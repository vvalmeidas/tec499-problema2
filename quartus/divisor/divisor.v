==> flow/design.v <==
module divisor(clk_50mhz,rst_50mhz,clk_out);
input clk_50mhz, rst_50mhz;
output clk_out;
reg[17:0] count_reg = 0;
reg out_100hz = 0;
always @(posedge clk_50mhz or posedge rst_50mhz) 
begin
    if (rst_50mhz) 
		begin
        count_reg <= 0;
        out_100hz <= 0;
		end 
	else 
		begin
        if (count_reg < 70000) 
				begin
					count_reg <= count_reg + 1;
				end 
		  else 
			  begin
					count_reg <= 0;
					out_100hz <= ~out_100hz;
			  end
		end
end
assign clk_out = out_100hz;
endmodule
# ---- Tool chain data of divisor
# What the tools print for divisor, step after step.
# Lines are those of the file above, counted from 1.
# Operators: Yosys type, input widths -> output width; for muxes data width and select width s.
# Cell names lack the library's common part.
# The mark -- stands for no value.
dict set report design {
  top {divisor}
  clock {clk_50mhz}
  cell_library {sky130hd}
  lib_corner {tt_025C_1v80}
}

# ---- Elaborated design
# Yosys after proc, flatten, opt, wreduce and memory -nomap, before mapping. Enables and synchronous resets that opt folds into registers are not counted as muxes. Memory bits, and registers merged into a memory's read port (data or address), are not among the register bits. Print and check cells are not counted. Equal cells are merged and count once.
dict set report bits {
  rom_bits 0
  mem_count 0
  elab_cells 6
  output_inout_bits 1
  ff_bits 19
  latchBits 0
  clocked_rd_ports_x_width 0
  mem_bits_rw 0
}
dict set report op_classes {
  n_shift 0
  add_sub_neg 1
  bitwise 1
  n_eq 0
  mux 1
  mul 0
  cmp 1
  div 0
  reduce_logical 0
}
# cell n
set op_table {}
lappend op_table {{$add 18x1->18 const B} 1}
lappend op_table {{$lt 18x17->1 const B} 1}
lappend op_table {{$mux 18} 1}
lappend op_table {{$not 1->1} 1}

# ---- Longest topological paths
# Longest topological path by Yosys (ltp), each cell counted once; first at word level (registers and memories cut), then after technology mapping (sequential cells cut; the memories' decode and read muxes count).
dict set report logic_depth {
  ltp_word 2
  abc_area 0
  depth_mapped 5
}

# ---- After synthesis
# Yosys stat after the flow's synthesis: flattened, memories mapped to cells. It holds for the ABC_AREA given above (unset counts as 0); a run with the other value may have another netlist.
# Totals and module areas in this step are rounded.
dict set report synth_totals {
  seqArea_um2 475.5
  area_um2 918.4
  ffs 19
  stdcells 89
  buffers 3
}
# cell n type_area_um2
set types {}
lappend types {dfrtp_1 19 475.456}
lappend types {xnor2_1 7 61.309}
lappend types {nor2_1 16 60.058}
lappend types {xor2_1 6 52.55}
lappend types {nand4_1 6 37.536}
lappend types {nand3_1 4 20.019}
lappend types {and4_1 2 17.517}
lappend types {a41oi_2 1 16.266}
lappend types {a2111oi_2 1 15.014}
lappend types {nand2_1 4 15.014}
lappend types {and3_1 2 12.512}
lappend types {ha_1 1 12.512}
lappend types {or3_1 2 12.512}
lappend types {buf_6 1 11.261}
lappend types {or4_4 1 11.261}
lappend types {a21oi_1 2 10.01}
lappend types {nor3_1 2 10.01}
lappend types {o21ai_0 2 10.01}
# Not listed: further types 9, cells in them 10.

# ---- Path before layout
# Source: OpenSTA report_checks on the synthesized netlist (no wires, ideal clock, input and output delay 20% of the period each), path of least setup slack; recovery checks are left aside. Register names are those of the netlist, which keeps one name where synthesis merged equal registers.
dict set report synth_path {
  path_type {reg2reg}
  from {register count_reg[15]}
  to {register count_reg[16]}
  arrival_time_ps 1442
  setup_ps 72
  path_stages 6
  required_time_ps 1328
  n_path_buf 1
  path_slack_ps -114
  path_delay_ps 1514
  launch_ps 0
  period_ps 1400
  synth_period_reached_ps 1514
}
# "path_delay_ps" = arrival - input delay + setup time.
# "path_stages" counts driving pins, that of a launching flip-flop among them; a cell with two outputs on the path counts twice.
# "synth_period_reached_ps" = period - worst setup slack (recovery checks aside). The figure is calculated, with input and output delays left at 20% of the set period.
# Between the ends stands the longest chain of elaborated cells between them, by number of cells; it is not shown to be the way that was timed. Of several equally long chains one is given.
# Each line given opens the expression or statement behind the cell; cells for indexed reads and writes are added by Yosys, which also makes memories of some case tables.
# A register here has more assigning lines than the two given.
dict set report synth_between {
  path_cell_list {dfrtp_1 -> or4_4 -> a41oi_2 -> a21oi_2 -> buf_6 -> nor2_1}
  elab_chain_len 2
  cells_between 3
  cone_lines 2
  classes_between {add/sub (1); compare (1); mux (1)}
}
# item line
set synth_lines {}
lappend synth_lines {{start, declared} 4} ;# reg[17:0] count_reg = 0;
lappend synth_lines {{start, assigned} 10} ;# count_reg <= 0;
lappend synth_lines {{start, assigned} 17} ;# count_reg <= count_reg + 1;
lappend synth_lines {{$add 18x1->18} 17}
lappend synth_lines {{$mux 18} 15} ;# if (count_reg < 70000)
lappend synth_lines {{end, assigned} 10}
lappend synth_lines {{end, assigned} 17}
lappend synth_lines {{end, declared} 4}

# ---- Path in the finished layout
# Path of least setup slack in the final report of run 1 (OpenROAD, finished layout, wires in). Where an end is a register, its clock arrival counts in the times.
# The report prints the path's times to 10 ps; the period is as set.
dict set report layout_path {
  path_type {reg2reg}
  from {register count_reg[13]}
  to {register count_reg[16]}
  path_slack_ps 10
  setup_ps 70
  period_ps 1640
  path_stages 6
  arrival_time_ps 1820
  required_time_ps 1830
  launch_ps 260
  n_path_buf 1
}
# Between the ends stands the longest chain of elaborated cells between them, by number of cells; it is not shown to be the way that was timed. Of several equally long chains one is given.
# A register here has more assigning lines than the two given.
dict set report layout_between {
  path_cell_list {dfrtp_1 -> or4_4 -> a41oi_4 -> a21oi_4 -> buf_4 -> nor2_1}
  elab_chain_len 2
  cells_between 3
  cone_lines 2
  classes_between {add/sub (1); compare (1); mux (1)}
}
# item line
set layout_lines {}
lappend layout_lines {{start, declared} 4} ;# reg[17:0] count_reg = 0;
lappend layout_lines {{start, assigned} 10} ;# count_reg <= 0;
lappend layout_lines {{start, assigned} 17} ;# count_reg <= count_reg + 1;
lappend layout_lines {{$add 18x1->18} 17}
lappend layout_lines {{$mux 18} 15} ;# if (count_reg < 70000)
lappend layout_lines {{end, assigned} 10}
lappend layout_lines {{end, assigned} 17}
lappend layout_lines {{end, declared} 4}

# Stored flow runs of divisor (2 of them; Yosys, OpenROAD, sky130hd). They differ in their settings and are not a sequence. Constraints: input delay and output delay 20% of the set period each, output load 0.01 pF.
# By "clock_period_reached_ps" is meant the clock period of the run minus its worst setup slack. This is arithmetic on one report: input and output delays are still those of the set period (20% each).
# "worst_path_allowed_less_slack_ps" means the part of the period allowed to the worst setup path (the constraints hold back 20% at inputs and 20% at outputs) less its slack; where the path has registers, the arrival times of their clocks count too.
# "design_power_mw" rests on the timing tool's default activity at the inputs, not on a simulated workload.
# "worst_path_allowed_less_slack_ps" is known to 10 ps.
# Values from the reports are rounded here.
run="run 1" settings period_ns=1.64 CORE_UTILIZATION=20 SETUP_SLACK_MARGIN=0.19 CORE_ASPECT_RATIO=1.21 TNS_END_PERCENT=40 CTS_CLUSTER_SIZE=36 MIN_ROUTING_LAYER="met1" MAX_ROUTING_LAYER="met5" CAP_MARGIN=20 CORE_MARGIN=2 SLEW_MARGIN=20
run="run 1" results worst_path_allowed_less_slack_ps=1630 critical_path_type="reg2reg" design_power_mw=1.166 yosys.chip_area_um2=918.4 finalCellArea_um2=1232 design_die_area_um2=5153 timing.setup.ws_ps=6 timing.setup.tns_ps=0 util_pct=27.4 clock_period_reached_ps=1634
run="run 2" settings period_ns=1.64 CORE_UTILIZATION=45 SETUP_SLACK_MARGIN=0.21 PLACE_DENSITY_LB_ADDON=0.13 CORE_ASPECT_RATIO=0.63 CELL_PAD_IN_SITES_GLOBAL_PLACEMENT=2 TNS_END_PERCENT=30 GPL_ROUTABILITY_DRIVEN=1 MAX_ROUTING_LAYER="met4" CAP_MARGIN=20 CORE_MARGIN=2 SLEW_MARGIN=20
run="run 2" results worst_path_allowed_less_slack_ps=1620 critical_path_type="reg2reg" design_power_mw=1.049 yosys.chip_area_um2=918.4 finalCellArea_um2=1122 design_die_area_um2=2428 timing.setup.ws_ps=24 timing.setup.tns_ps=0 util_pct=60.8 clock_period_reached_ps=1616
